==> flow/design.v <==
module BIST #(
  parameter int size = 6,
  parameter int length = 8
) (
  input logic start, rst, clk, rwbarin,
  input logic [size-1:0] address,
  input logic [length-1:0] datain,
  output logic [length-1:0] dataout,
  output logic fail,
  output logic bist_done,
  output logic bist_result
);
  logic cout, ld, NbarT, rwbar, gt, eq, lt;
  logic [11:0] q;
  logic [3:0] data_t;
  logic [length-1:0] ramin, ramout;
  logic [size-1:0] ramaddr;
  logic zero = 12'b0;
  bist_counter CNT (
    .d_in(zero),
    .clk(clk),
    .ld(ld),
    .u_d(1'b1),
    .cen(1'b1),
    .q(q),
    .cout(cout)
  );
  bist_decoder DEC (
    .q(q[11:9]),
    .data_t(data_t)
  );
  bist_multiplexer #(
    .ADDR_WIDTH(size),
    .DATA_WIDTH(length)
  ) MUX (
    .normal_addr(address),
    .normal_data(datain),
    .bist_addr(q[7:0]),
    .bist_data(data_t),
    .NbarT(NbarT),
    .mem_addr(ramaddr),
    .mem_data(ramin)
  );
  bist_controller CNTRL (
    .clk(clk),
    .reset(rst),
    .start(start),
    .address(q[7:0]),
    .write_en(~rwbar),
    .data_in(data_t),
    .data_out(ramout),
    .bist_done(bist_done),
    .bist_result(bist_result)
  );
  assign rwbar = (~NbarT) ? rwbarin : q[8];
  bist_sram MEM (
    .ramaddr(ramaddr),
    .ramin(ramin),
    .we(~rwbar),
    .clk(clk),
    .ramout(ramout)
  );
  bist_comparator CMP (
    .data_t(data_t),
    .ramout(ramout),
    .eq(eq),
    .gt(gt),
    .lt(lt)
  );
  always_ff @(posedge clk) begin
    if (NbarT && rwbar && ~eq) begin
      fail <= 1'b1;
    end else begin
      fail <= 1'b0;
    end
  end
  assign dataout = ramout;
endmodule
module bist_comparator (
    input logic [7:0] data_t,     
    input logic [7:0] ramout,     
    output logic gt,        
    output logic eq,        
    output logic lt         
);
always_comb begin
    if (data_t > ramout) begin
        gt = 1'b1;
        eq = 1'b0;
        lt = 1'b0;
    end else if (data_t == ramout) begin
        gt = 1'b0;
        eq = 1'b1;
        lt = 1'b0;
    end else if (data_t < ramout) begin
        gt = 1'b0;
        eq = 1'b0;
        lt = 1'b1;
    end else begin
        gt = 1'b0;
        eq = 1'b0;
        lt = 1'b0;
    end
end
endmodule
module bist_controller (
  input clk,
  input reset,
  input start,
  output reg [7:0] address,
  output reg write_en,
  output reg [3:0] data_in,
  input [3:0] data_out,
  output reg bist_done,
  output reg bist_result
);
  reg [3:0] state;
  reg [2:0] pattern;
  reg [7:0] count;
  reg direction;
  localparam IDLE = 4'b0000, WRITE = 4'b0001, READ = 4'b0010, INVERT = 4'b0011, DONE = 4'b0100;
  localparam BLANKET_0 = 3'b000, BLANKET_1 = 3'b001, CHECKERBOARD = 3'b010, CHECKERBOARD_INV = 3'b011, MARCH_C = 3'b100, MARCH_A = 3'b101;
  always @(posedge clk) begin
    if (reset) begin
      state <= IDLE;
      pattern <= BLANKET_0;
      count <= 0;
      address <= 0;
      write_en <= 0;
      data_in <= 0;
      bist_done <= 0;
      bist_result <= 1;
      direction <= 1;
    end else begin
      case (state)
        IDLE: begin
          if (start) begin
            state <= WRITE;
            count <= 0;
            address <= 0;
            write_en <= 1;
            case (pattern)
              BLANKET_0: data_in <= 4'h0;
              BLANKET_1: data_in <= 4'hF;
              CHECKERBOARD: data_in <= (count[0]) ? 4'h5 : 4'hA;
              CHECKERBOARD_INV: data_in <= (count[0]) ? 4'hA : 4'h5;
              MARCH_C, MARCH_A: data_in <= 4'h0;
            endcase
          end
        end
        WRITE: begin
          if (count == 255) begin
            state <= READ;
            count <= 0;
            address <= 0;
            write_en <= 0;
          end else begin
            count <= count + 1;
            address <= direction ? count + 1 : 255 - count;
            case (pattern)
              CHECKERBOARD: data_in <= (count[0]) ? 4'h5 : 4'hA;
              CHECKERBOARD_INV: data_in <= (count[0]) ? 4'hA : 4'h5;
            endcase
          end
        end
        READ: begin
          if (count == 255) begin
            case (pattern)
              BLANKET_0: pattern <= BLANKET_1;
              BLANKET_1: pattern <= CHECKERBOARD;
              CHECKERBOARD: pattern <= CHECKERBOARD_INV;
              CHECKERBOARD_INV: pattern <= MARCH_C;
              MARCH_C: begin
                if (direction) begin
                  direction <= 0;
                  state <= WRITE;
                  count <= 0;
                  address <= 255;
                  write_en <= 1;
                  data_in <= 4'h0;
                end else begin
                  pattern <= MARCH_A;
                  state <= WRITE;
                  count <= 0;
                  address <= 0;
                  write_en <= 1;
                  data_in <= 4'h0;
                end
              end
              MARCH_A: begin
                if (direction) begin
                  direction <= 0;
                  state <= WRITE;
                  count <= 0;
                  address <= 255;
                  write_en <= 1;
                  data_in <= 4'hF;
                end else begin
                  state <= DONE;
                  bist_done <= 1;
                end
              end
            endcase
            if (state != DONE && pattern != MARCH_C && pattern != MARCH_A) begin
              state <= WRITE;
              count <= 0;
              address <= 0;
              write_en <= 1;
              case (pattern)
                BLANKET_1: data_in <= 4'hF;
                CHECKERBOARD: data_in <= (count[0]) ? 4'h5 : 4'hA;
                CHECKERBOARD_INV: data_in <= (count[0]) ? 4'hA : 4'h5;
              endcase
            end
          end else begin
            if (data_out != data_in) begin
              bist_result <= 0;
            end
            case (pattern)
              MARCH_C: begin
                case (count)
                  0: begin
                    data_in <= 4'hF;
                    write_en <= 1;
                  end
                  1: begin
                    if (data_out != 4'hF) bist_result <= 0;
                    data_in <= 4'h0;
                    write_en <= 1;
                  end
                  2: begin
                    if (data_out != 4'h0) bist_result <= 0;
                    write_en <= 0;
                  end
                endcase
              end
              MARCH_A: begin
                case (count)
                  0: begin
                    if (data_out != 4'h0) bist_result <= 0;
                    data_in <= 4'hF;
                    write_en <= 1;
                  end
                  1: begin
                    if (data_out != 4'hF) bist_result <= 0;
                    write_en <= 0;
                  end
                endcase
              end
            endcase
            count <= count + 1;
            address <= direction ? count + 1 : 255 - count;
          end
        end
        DONE: begin
        end
      endcase
    end
  end
endmodule
module bist_counter
#(parameter int length = 10)
    (input logic [length-1:0] d_in,  
     input logic clk, ld, u_d, cen,  
     output logic [length-1:0] q,  
     output logic cout);  
    logic [length:0] cnt_reg;  
    always_ff @(posedge clk) begin  
        if (cen) begin  
            if (ld) begin  
                cnt_reg <= {1'b0, d_in};
            end
            else if (u_d) begin  
                cnt_reg <= cnt_reg + 1;
            end
            else begin  
                cnt_reg <= cnt_reg - 1;
            end
        end
    end
    assign q = cnt_reg[length-1:0];  
    assign cout = cnt_reg[length];  
endmodule
module bist_decoder (
        input logic [2:0] q,  
        output logic [7:0] data_t  
    );
    always_comb begin
        case(q)
            3'b000:
                data_t = 4'b10101010;
            3'b001:
                data_t = 4'b01010101;
            3'b010:
                data_t = 4'b11110000;
            3'b011:
                data_t = 4'b00001111;
            3'b100:
                data_t = 4'b00000000;  
            3'b101:
                data_t = 4'b11111111;  
            default:
                data_t = 4'bzzzzzzzz;
        endcase
    end
endmodule
module bist_multiplexer #(
    parameter int ADDR_WIDTH = 6,
    parameter int DATA_WIDTH = 8
) (
    input logic [ADDR_WIDTH-1:0] normal_addr,    
    input logic [DATA_WIDTH-1:0] normal_data,    
    input logic [ADDR_WIDTH-1:0] bist_addr,      
    input logic [DATA_WIDTH-1:0] bist_data,      
    input logic NbarT,                           
    output logic [ADDR_WIDTH-1:0] mem_addr,      
    output logic [DATA_WIDTH-1:0] mem_data       
);
assign mem_addr = (NbarT == 1'b0) ? normal_addr : bist_addr;
assign mem_data = (NbarT == 1'b0) ? normal_data : bist_data;
endmodule
module bist_sram
(
    input logic [5:0] ramaddr,
    input logic [7:0] ramin,
    input logic we, clk,
    output logic [7:0] ramout
);
    logic [7:0] ram[63:0];
    logic [7:0] addr_reg;
    always_ff @(posedge clk)
    begin
        if (we)
            ram[ramaddr] <= ramin;
        addr_reg <= ramaddr;
    end
    assign ramout = ram[addr_reg];
endmodule
Tool chain data of BIST
The steps from the RTL of BIST to its reports follow in flow order.
Line numbers count from 1 in the design file above.
Operators carry their Yosys type and port widths (W data, S select, Z words).
Cell names lack the library's common part.
The mark n/a stands for no value.
- top module: BIST
- clock port: clk
- standard-cell library: sky130hd
- corner: tt_025C_1v80

Elaborated design
Source: Yosys, flattened and elaborated, memories not mapped. Widths are those after wreduce. Registers that Yosys merges into a memory's read port (data or address) are not register bits. Print and check cells do not count. Equal cells are merged and count once.
Memory sizes are those after Yosys's memory passes, which may raise the word count (mostly to a power of two), join words into wider ones and drop unused or constant bits.
- noted register bits after elaboration: 42
- noted bits in latches: 0
- noted bits in writable memories: 512
- bits in read-only memories: 0
- noted word width x clocked read ports: 8
- memories: 1
- noted bits of input ports: 18
- output and inout port bits at 11
- elaborated cells: 122
- noted add/subtract/negate cells: 3
- noted $mul: 0
- div/mod/pow operators: 0
- noted magnitude comparators: 1
- equal/unequal tests: 29
- shift operators: 0
- noted mux-type cells: 55
- bitwise gates (word level): 3
- noted reduce/logical cells: 20
- memories (memory ; depth ; bits a word ; rd ports ; wr ports ; line ; source):
    MEM.ram ; 64 ; 8 ; 1 ; 1 ; 329 ; logic [7:0] ram[63:0];
- operators with widths (cell ; number):
    $mux W8 ; 13
    $mux W4 ; 12
    $pmux W8 S3 ; 2
    $pmux W4 S2 ; 6
    $pmux W4 S3 ; 3
    $pmux W8 S2 ; 2
    $pmux W4 S4 ; 1
    $pmux W3 S5 ; 1
    $reduce_and A4 Y1 ; 3
    $mux W6 ; 2
    $add A11 B1 Y11 const B ; 1
    $ne A5 B4 Y1 const B ; 2
    $ne A5 B5 Y1 const B ; 2
    $ne A3 B3 Y1 const B ; 3
    $ne A4 B1 Y1 const B ; 2
    $ne A4 B3 Y1 const B ; 2
    $gt A4 B8 Y1 ; 1
    $eq A4 B8 Y1 ; 1
    $add A8 B1 Y8 const B ; 1
    $eq A8 B1 Y1 const B ; 1
    $eq A8 B2 Y1 const B ; 1
    $sub A8 B8 Y8 const A ; 1
    $eq A8 B8 Y1 const B ; 1
    $logic_not A8 Y1 ; 1
    $reduce_and A8 Y1 ; 1
    $mux W1 ; 8
    $ne A2 B2 Y1 const B ; 3
    $eq A3 B2 Y1 const B ; 2
Other operator kinds: 21; their cells: 32.

Logic depth
Yosys ltp: most cells in a row. Word level: on the elaborated netlist, between registers, memories and ports. Mapped: between sequential cells and ports; inverters and the memories' decode and read muxes count.
- depth after elaboration at 8
- noted ABC_AREA: 1
- noted depth in mapped cells: 15
- gate-level depth less buffers at 13

After synthesis
Yosys stat after the flow's synthesis: flattened, memories mapped to cells. It holds for the ABC_AREA given above (unset counts as 0); a run with the other value may have another netlist.
- cell types (type ; number ; area in all (µm²)):
    edfxtp_1 ; 512 ; 1.54E+04
    nand2_1 ; 399 ; 1.5E+03
    nand3_1 ; 234 ; 1.17E+03
    nor2_1 ; 225 ; 844.56
    o21ai_0 ; 148 ; 740.71
    dfxtp_1 ; 26 ; 520.499
    o22ai_1 ; 68 ; 425.408
    buf_2 ; 46 ; 230.221
    inv_1 ; 46 ; 172.666
    clkbuf_1 ; 44 ; 165.158
    o21ai_1 ; 20 ; 100.096
    o211ai_1 ; 13 ; 97.594
    a21oi_1 ; 19 ; 95.091
    buf_4 ; 12 ; 90.086
    nor3_1 ; 13 ; 65.062
    ha_1 ; 4 ; 50.048
    buf_1 ; 8 ; 30.029
    o21bai_1 ; 3 ; 22.522
Other cell types: 12; their cells: 20.
- cells in the netlist: 1860
- mapped area: 21825.9 µm²
- area of sequential cells at 15895.2 µm²
- flip-flops: 538
- buffers: 110

Path before layout
Path of least setup slack by OpenSTA after synthesis, without wires, with an ideal clock, recovery checks aside; 20% of the period is set as input and as output delay. Where synthesis merged equal registers, the netlist keeps one of their names.
- path type: register to output
- start: register (name not given)
- end: output port dataout[6]
- noted clock period: 3520 ps
- launch time at the first pin: 0 ps
- arrival at 1544 ps
- noted required time: 2816 ps
- slack: 1272 ps
- delay of the path at 1544 ps
- driving pins on the path: 10
- path buffers: 3
- synthesis period reached: 2248 ps
"delay of the path" = arrival - input delay + setup time.
A path that ends at an output port has no setup time.
"driving pins on the path": output pins that drive a net of the path, with the launching flip-flop's if there is one; two outputs of one cell count as two.
"synthesis period reached" is the clock period less the worst setup slack; recovery checks do not enter. This is arithmetic on one report: input and output delays are still those of the set period (20% each).
- cell sequence: dfxtp_1 -> buf_4 -> buf_2 -> clkbuf_1 -> o21ai_0 -> o22ai_1 -> nor2_1 -> o211ai_1 -> o211ai_1 -> nand2_1
- RTL lines, path post-synthesis (what ; line ; source):
    end: declaration ; 8 ; output logic [length-1:0] dataout,
No chain of elaborated cells between the ends is given.

Worst path after layout
From the final timing report of run A: the path of least setup slack in the routed layout; clock arrival at registers is part of the times.
The path's times are printed in steps of 10 ps; the period is the one set.
- path type: register to output
- start: register (name not given)
- end: output port dataout[1]
- noted clock period: 2600 ps
- launch time at the first pin: 600 ps
- arrival at 2660 ps
- noted required time: 2080 ps
- slack: -580 ps
- driving pins on the path: 14
- path buffers: 5
- cell sequence: dfxtp_4 -> buf_8 -> buf_6 -> buf_12 -> clkbuf_16 -> nand2_1 -> nand3_1 -> nand3_1 -> nand2_2 -> nand2_1 -> nand3_1 -> nand3_2 -> nand2_2 -> clkdlybuf4s15_2
- RTL lines, path post-layout (what ; line ; source):
    end: declaration ; 8 ; output logic [length-1:0] dataout,
No chain of elaborated cells between the ends is given.

Appendix: measured runs

Flow measurements of BIST on sky130hd: 2 stored runs with different settings, listed in no order. Input and output delays are each 20% of the period that was set; the output load is 0.01 pF.
"reached clock period" means the clock period less the worst setup slack. The figure is calculated, with input and output delays left at 20% of the set period.
"allowed time less slack (worst setup path)": the worst setup path's part of the clock period (all of it between registers, 20% less for each end at a port) less its slack. A launch clock that arrives late makes it longer, a capture clock that arrives late makes it shorter.
By "power consumption" is meant OpenSTA's value without simulated activity: inputs other than the clock are taken to toggle once in ten clock periods, and the tool carries that through the logic.
"allowed time less slack (worst setup path)" is given in steps of 10 ps.

Run A
Settings were period_ns = 2.6; CORE_UTILIZATION = 30; SETUP_SLACK_MARGIN = 0.36; PLACE_DENSITY_LB_ADDON = 0.2; CELL_PAD_IN_SITES_DETAIL_PLACEMENT = 0; TNS_END_PERCENT = 70; ABC_AREA = 1; GPL_ROUTABILITY_DRIVEN = 0; CTS_CLUSTER_DIAMETER = 101; CAP_MARGIN = 5; MAX_ROUTING_LAYER = met5; CORE_MARGIN = 2; SLEW_MARGIN = 20
- noted the area of the synthesized netlist: 21,825.9 µm²
- noted the die size: 74,925.4 µm²
- noted the standard-cell area after layout: 27,309.9 µm²
- utilization after layout: 38.1 %
- noted the smallest setup slack: -582 ps
- total negative slack: -3,937 ps
- worst-case hold slack: 424 ps
- power consumption at 19,039 µW
- reached clock period: 3,182 ps
- noted the allowed time less slack (worst setup path): 2,660 ps
- kind of the worst setup path: register to output

Run B
Settings were period_ns = 2.03; CAP_MARGIN = 20; CORE_MARGIN = 2; CORE_UTILIZATION = 40; SLEW_MARGIN = 20
- noted the area of the synthesized netlist: 21,016.4 µm²
- noted the die size: 54,391.6 µm²
- noted the standard-cell area after layout: 25,833.5 µm²
- utilization after layout: 49.5 %
- noted the smallest setup slack: -1,481 ps
- total negative slack: -12,566 ps
- worst-case hold slack: 302 ps
- power consumption at 23,267 µW
- reached clock period: 3,511 ps
- noted the allowed time less slack (worst setup path): 3,100 ps
- kind of the worst setup path: register to output
